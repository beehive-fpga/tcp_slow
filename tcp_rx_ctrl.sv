==> flow/design.v <==
module tcp_rx_ctrl (
     input clk
    ,input rst
    ,input  logic                           rx_tcp_hdr_val
    ,output logic                           rx_hdr_rdy
    ,output logic                           tcp_rx_dst_hdr_val
    ,input  logic                           dst_tcp_rx_hdr_rdy
    ,output logic                           read_flow_cam_val
    ,input  logic                           read_flow_cam_hit
    ,output logic                           curr_rx_state_rd_req_val
    ,input  logic                           curr_rx_state_rd_req_rdy
    ,input  logic                           curr_rx_state_rd_resp_val
    ,output logic                           curr_rx_state_rd_resp_rdy
    ,output logic                           next_rx_state_wr_req_val
    ,input  logic                           next_rx_state_wr_req_rdy
    ,output logic                           curr_tx_state_rd_req_val
    ,input  logic                           curr_tx_state_rd_req_rdy
    ,input  logic                           curr_tx_state_rd_resp_val
    ,output logic                           curr_tx_state_rd_resp_rdy
    ,output logic                           rx_pipe_rx_head_ptr_rd_req_val
    ,input  logic                           rx_head_ptr_rx_pipe_rd_req_rdy
    ,input  logic                           rx_head_ptr_rx_pipe_rd_resp_val
    ,output logic                           rx_pipe_rx_head_ptr_rd_resp_rdy
    ,output logic                           rx_pipe_rx_tail_ptr_wr_req_val
    ,input  logic                           rx_tail_ptr_rx_pipe_wr_req_rdy
    ,output logic                           rx_pipe_rx_tail_ptr_rd_req_val
    ,input  logic                           rx_tail_ptr_rx_pipe_rd_req_rdy
    ,input  logic                           rx_tail_ptr_rx_pipe_rd_resp_val
    ,output logic                           rx_pipe_rx_tail_ptr_rd_resp_rdy
    ,output logic                           rx_pipe_tx_head_ptr_wr_req_val
    ,input                                  tx_head_ptr_rx_pipe_wr_req_rdy
    ,output logic                           ctrl_datap_save_input
    ,output logic                           ctrl_datap_save_flow_state
    ,output logic                           ctrl_datap_save_calcs
    ,output logic                           rx_sched_update_val
    ,input  logic                           sched_rx_update_rdy
    ,output logic                           store_flowid_cam
    ,output logic                           slow_path_val
    ,input  logic                           slow_path_rdy
    ,input  logic                           slow_path_done_val
    ,output logic                           slow_path_done_rdy
);
    typedef enum logic[3:0] {
        READ_FLOW_TABLE = 4'd0,
        READ_STATE = 4'd1,
        START_NEW_FLOW_SETUP = 4'd2,
        WAIT_NEW_FLOW_SETUP = 4'd3,
        WAIT_STATE_RESP = 4'd4,
        CALCULATE = 4'd5,
        WRITEBACK = 4'd6,
        SCHEDULE = 4'd7,
        PKT_OUT = 4'd8,
        UND = 'X
    } state_e;
    state_e state_reg;
    state_e state_next;
    always_ff @(posedge clk) begin
        if (rst) begin
            state_reg <= READ_FLOW_TABLE;
        end
        else begin
            state_reg <= state_next;
        end
    end
    always_comb begin
        read_flow_cam_val = 1'b0;
        ctrl_datap_save_input = 1'b0;
        ctrl_datap_save_flow_state = 1'b0;
        ctrl_datap_save_calcs = 1'b0;
        tcp_rx_dst_hdr_val = 1'b0;
        curr_rx_state_rd_req_val = 1'b0;
        curr_tx_state_rd_req_val = 1'b0;
        rx_pipe_rx_head_ptr_rd_req_val = 1'b0;
        rx_pipe_rx_tail_ptr_rd_req_val = 1'b0;
        rx_pipe_rx_tail_ptr_wr_req_val = 1'b0;
        rx_pipe_tx_head_ptr_wr_req_val = 1'b0;
        curr_tx_state_rd_resp_rdy = 1'b0;
        curr_rx_state_rd_resp_rdy = 1'b0;
        rx_pipe_rx_head_ptr_rd_resp_rdy = 1'b0;
        rx_pipe_rx_tail_ptr_rd_resp_rdy = 1'b0;
        next_rx_state_wr_req_val = 1'b0;
        rx_hdr_rdy = 1'b0;
        slow_path_val = 1'b0;
        slow_path_done_rdy = 1'b0;
        store_flowid_cam = 1'b0;
        rx_sched_update_val = 1'b0;
        state_next = state_reg;
        case (state_reg)
            READ_FLOW_TABLE: begin
                rx_hdr_rdy = 1'b1;
                ctrl_datap_save_input = 1'b1;
                read_flow_cam_val = rx_tcp_hdr_val;
                store_flowid_cam = 1'b1;
                if (rx_tcp_hdr_val) begin
                    if (read_flow_cam_hit) begin
                        state_next = READ_STATE;
                    end
                    else begin
                        state_next = START_NEW_FLOW_SETUP;
                    end
                end
            end
            READ_STATE: begin
                curr_rx_state_rd_req_val = 1'b1;
                curr_tx_state_rd_req_val = 1'b1;
                rx_pipe_rx_head_ptr_rd_req_val = 1'b1;
                rx_pipe_rx_tail_ptr_rd_req_val = 1'b1;
                curr_tx_state_rd_resp_rdy = 1'b1;
                curr_rx_state_rd_resp_rdy = 1'b1;
                rx_pipe_rx_head_ptr_rd_resp_rdy = 1'b1;
                rx_pipe_rx_tail_ptr_rd_resp_rdy = 1'b1;
                if (curr_rx_state_rd_req_rdy & curr_tx_state_rd_req_rdy & 
                    rx_head_ptr_rx_pipe_rd_req_rdy & rx_tail_ptr_rx_pipe_rd_req_rdy) begin
                    state_next = WAIT_STATE_RESP;
                end
            end
            START_NEW_FLOW_SETUP: begin
                slow_path_val = 1'b1;
                if (slow_path_rdy) begin
                    state_next = WAIT_NEW_FLOW_SETUP;
                end
            end
            WAIT_NEW_FLOW_SETUP: begin
                slow_path_done_rdy = 1'b1;
                if (slow_path_done_val) begin
                    state_next = READ_FLOW_TABLE;
                end
            end
            WAIT_STATE_RESP: begin
                ctrl_datap_save_flow_state = 1'b1;
                if (curr_rx_state_rd_resp_val & curr_tx_state_rd_resp_val &
                  rx_head_ptr_rx_pipe_rd_resp_val & rx_tail_ptr_rx_pipe_rd_resp_val) begin
                    curr_rx_state_rd_resp_rdy = 1'b1;
                    curr_tx_state_rd_resp_rdy = 1'b1;
                    rx_pipe_rx_head_ptr_rd_resp_rdy = 1'b1;
                    rx_pipe_rx_tail_ptr_rd_resp_rdy = 1'b1;
                    state_next = CALCULATE;
                end
            end
            CALCULATE: begin
                ctrl_datap_save_calcs = 1'b1;
                state_next = WRITEBACK;
            end
            WRITEBACK: begin
                next_rx_state_wr_req_val = 1'b1;
                rx_pipe_rx_tail_ptr_wr_req_val = 1'b1;
                rx_pipe_tx_head_ptr_wr_req_val = 1'b1;
                if (next_rx_state_wr_req_rdy & rx_tail_ptr_rx_pipe_wr_req_rdy &
                    tx_head_ptr_rx_pipe_wr_req_rdy) begin
                    state_next = SCHEDULE;
                end
            end
            SCHEDULE: begin
                rx_sched_update_val = 1'b1;
                if (sched_rx_update_rdy) begin
                    state_next = PKT_OUT;
                end
            end
            PKT_OUT: begin
                tcp_rx_dst_hdr_val = 1'b1;
                if (dst_tcp_rx_hdr_rdy) begin
                    state_next = READ_FLOW_TABLE;
                end
            end
        endcase
    end
endmodule
From RTL to reports: tcp_rx_ctrl
What the tools print for tcp_rx_ctrl, step after step. Line numbers count from 1 in the design file above. Library cell names are shortened. A cell with n/a has no value.

Design top: tcp_rx_ctrl. Clock input: clk. Cell library: sky130hd. Timing corner: tt_025C_1v80.

Elaborated design
Yosys after proc, flatten, opt, wreduce and memory -nomap, before mapping. Memory bits, and registers merged into a memory's read port (data or address), are not among the register bits. Print and check cells are not counted. Equal cells are merged and count once.

Eq/ne operators: 16. Under muxes and demuxes stands 22. Under bitwise gates (word level) stands 8. The entry for reduce/logical cells reads 3.

Operator list (count): 4-bit case mux with 9-bit select (1); 4-bit two-way mux (8); 2-bit inequality test (second input constant) (8); 4-bit by 3-bit equality test with 1-bit output (second input constant) (4); 1-bit two-way mux (11); 9-bit AND reduction (1); 9-bit nonzero test (1); 1-bit AND (8); 4-bit by 2-bit equality test with 1-bit output (second input constant) (2); 4-bit by 1-bit equality test with 1-bit output (second input constant) (1); 4-bit equality test (second input constant) (1); 4-bit logical NOT (1); 1-bit case mux with 2-bit select (1); 2-bit two-way mux (1).

Under register bits stands 4. For input port bits the number is 19. Under output and inout bits stands 21. Under word-level cells stands 50.

Logic depth
Yosys ltp: most cells in a row. Word level: on the elaborated netlist, between registers, memories and ports. Mapped: between sequential cells and ports; inverters and the memories' decode and read muxes count.

Depth after elaboration: 5. The entry for ABC_AREA reads 0. The entry for depth in mapped cells reads 3. Gate-level depth less buffers: 2.

Mapped cells and area
Source: synth_stat.txt of the flow (Yosys; design flattened, memories mapped). It holds for the ABC_AREA given above (unset counts as 0); a run with the other value may have another netlist. The area totals of this step are shown rounded.

Cell types (count): dfxtp_1 (9); buf_4 (11); nand2b_1 (5); a21oi_1 (5); o32ai_2 (1); nand4_1 (2); nor2b_1 (2); and4_4 (1); nand2_1 (3); a32o_1 (1); nand3_1 (2); a22o_1 (1); and2_4 (1); a21o_1 (1); nand3b_1 (1); or2b_1 (1); and3_1 (1); inv_1 (1); inv_2 (1).

The entry for cell count reads 50. For cell area after synthesis the number is 457 sq um. For sequential part of the area the number is 180 sq um. For flip-flops the number is 9. The figure for buffers is 11.

Path before layout
Path of least setup slack by OpenSTA after synthesis, without wires, with an ideal clock, recovery checks aside; 20% of the period is set as input and as output delay. Where synthesis merged equal registers, the netlist keeps one of their names.

Kind: input to output. From: input rx_head_ptr_rx_pipe_rd_resp_val. To: output curr_tx_state_rd_resp_rdy. The figure for period is 1740 ps. The figure for external input delay is 348 ps. Under arrival time stands 908 ps. For path slack the number is 484 ps. Under delay of the path stands 560 ps. For stages on the path the number is 3. The entry for path buffers reads 1. Under period reached after synthesis stands 1256 ps.

"delay of the path" = arrival - input delay + setup time. At an output port there is no setup time. "stages on the path" counts driving pins, that of a launching flip-flop among them; a cell with two outputs on the path counts twice. "period reached after synthesis" = period - worst setup slack (recovery checks aside). The figure is calculated, with input and output delays left at 20% of the set period. Between the ends stands the longest chain of elaborated cells between them, by number of cells; it is not shown to be the way that was timed. Of several equally long chains one is given. A line is the first line of the expression or statement that the cell stems from. Yosys adds cells for indexed reads and writes and turns some case tables into memories.

Cell sequence: and4_4 -> a21o_1 -> buf_4. The figure for length of the longest elaborated chain is 4. For elaborated cells between the ends (all ways) the number is 4. The entry for RTL lines with such cells reads 2. Classes of those cells: 2 x mux; 2 x logic.

Ends and longest elaborated chain, after synthesis: from (decl) (RTL line 22) `,input  logic                           rx_head_ptr_rx_pipe_rd_resp_val`; 1-bit AND x2 (RTL line 131) `if (curr_rx_state_rd_resp_val & curr_tx_state_rd_resp_val &`; 1-bit two-way mux (RTL line 131); 1-bit case mux with 2-bit select (RTL line 88) `case (state_reg)`; to (decl) (RTL line 19) `,output logic                           curr_tx_state_rd_resp_rdy`.

Nets of the timed path that keep an RTL name, with a line that drives or declares them; the list need not be complete.

Named nets, after synthesis (RTL line): curr_rx_state_rd_resp_rdy (88).

Timing after layout
From the final timing report of flow run 1: the path of least setup slack in the routed layout; clock arrival at registers is part of the times. The path's times are printed in steps of 10 ps; the period is the one set.

Kind: input to output. From: input rx_tail_ptr_rx_pipe_rd_resp_val. To: output rx_pipe_rx_tail_ptr_rd_resp_rdy. The figure for period is 1540 ps. The figure for external input delay is 310 ps. Under arrival time stands 1200 ps. For path slack the number is 30 ps. For stages on the path the number is 4. The entry for path buffers reads 2.

Between the ends stands the longest chain of elaborated cells between them, by number of cells; it is not shown to be the way that was timed. Of several equally long chains one is given.

Cell sequence: dlygate4sd2_1 -> and4_4 -> a21o_1 -> dlygate4sd2_1. The figure for length of the longest elaborated chain is 3. For elaborated cells between the ends (all ways) the number is 3. The entry for RTL lines with such cells reads 2. Classes of those cells: 2 x mux; 1 x logic.

Ends and longest elaborated chain, post-layout: from (decl) (RTL line 28) `,input  logic                           rx_tail_ptr_rx_pipe_rd_resp_val`; 1-bit AND (RTL line 131) `if (curr_rx_state_rd_resp_val & curr_tx_state_rd_resp_val &`; 1-bit two-way mux (RTL line 131); 1-bit case mux with 2-bit select (RTL line 88) `case (state_reg)`; to (decl) (RTL line 29) `,output logic                           rx_pipe_rx_tail_ptr_rd_resp_rdy`.

Add stored flow runs of tcp_rx_ctrl

Stored flow runs of tcp_rx_ctrl (2 of them; Yosys, OpenROAD, sky130hd). They differ in their settings and are not a sequence. Constraints: input delay and output delay 20% of the set period each, output load 0.01 pF. "clock period reached": clock period set for the run, less the worst setup slack. It is reckoned from that one timing run; input and output delays stay at 20% of the period that was set. "time on the worst setup path" = time allowed to the worst setup path (clock period - input delay - output delay, where it has them) - its slack; a late launch clock adds to it, a late capture clock takes from it. "total power of the final layout" rests on the timing tool's default activity at the inputs, not on a simulated workload. "time on the worst setup path" is known to 10 ps. The measured numbers are rounded.

Flow run 1 has these settings: period_ns 1.54; CORE_UTILIZATION 48; PLACE_DENSITY_LB_ADDON 0.07; CELL_PAD_IN_SITES_DETAIL_PLACEMENT 0; TNS_END_PERCENT 65; GPL_ROUTABILITY_DRIVEN 0; CAP_MARGIN 5; MIN_ROUTING_LAYER met1; CORE_MARGIN 2; SLEW_MARGIN 20. The synthesized cell area stands at 457 sq um. The overall die area is 1210 sq um. The standard-cell area after routing reads 826 sq um. For the final utilization the run shows 90.9%. For the worst setup slack after layout the run shows 31 ps. The total negative setup slack comes to 0 ps. The final worst hold slack is 481 ps. The total power of the final layout reads 0.000529 W. The measured clock period reached is 1509 ps. The time on the worst setup path reads 890 ps. Critical path kind: input to output.

Flow run 2 has these settings: period_ns 1.26; CORE_UTILIZATION 16; CORE_MARGIN 8; TNS_END_PERCENT 100; ABC_AREA 1; GPL_ROUTABILITY_DRIVEN 1; CTS_CLUSTER_SIZE 29; CAP_MARGIN 15; SLEW_MARGIN 25; MIN_ROUTING_LAYER met1. The synthesized cell area stands at 483 sq um. The overall die area is 5030 sq um. The standard-cell area after routing reads 923 sq um. For the final utilization the run shows 31.3%. For the worst setup slack after layout the run shows 35 ps. The total negative setup slack comes to 0 ps. The final worst hold slack is 449 ps. The total power of the final layout reads 0.000704 W. The measured clock period reached is 1225 ps. The time on the worst setup path reads 720 ps. Critical path kind: input to output.
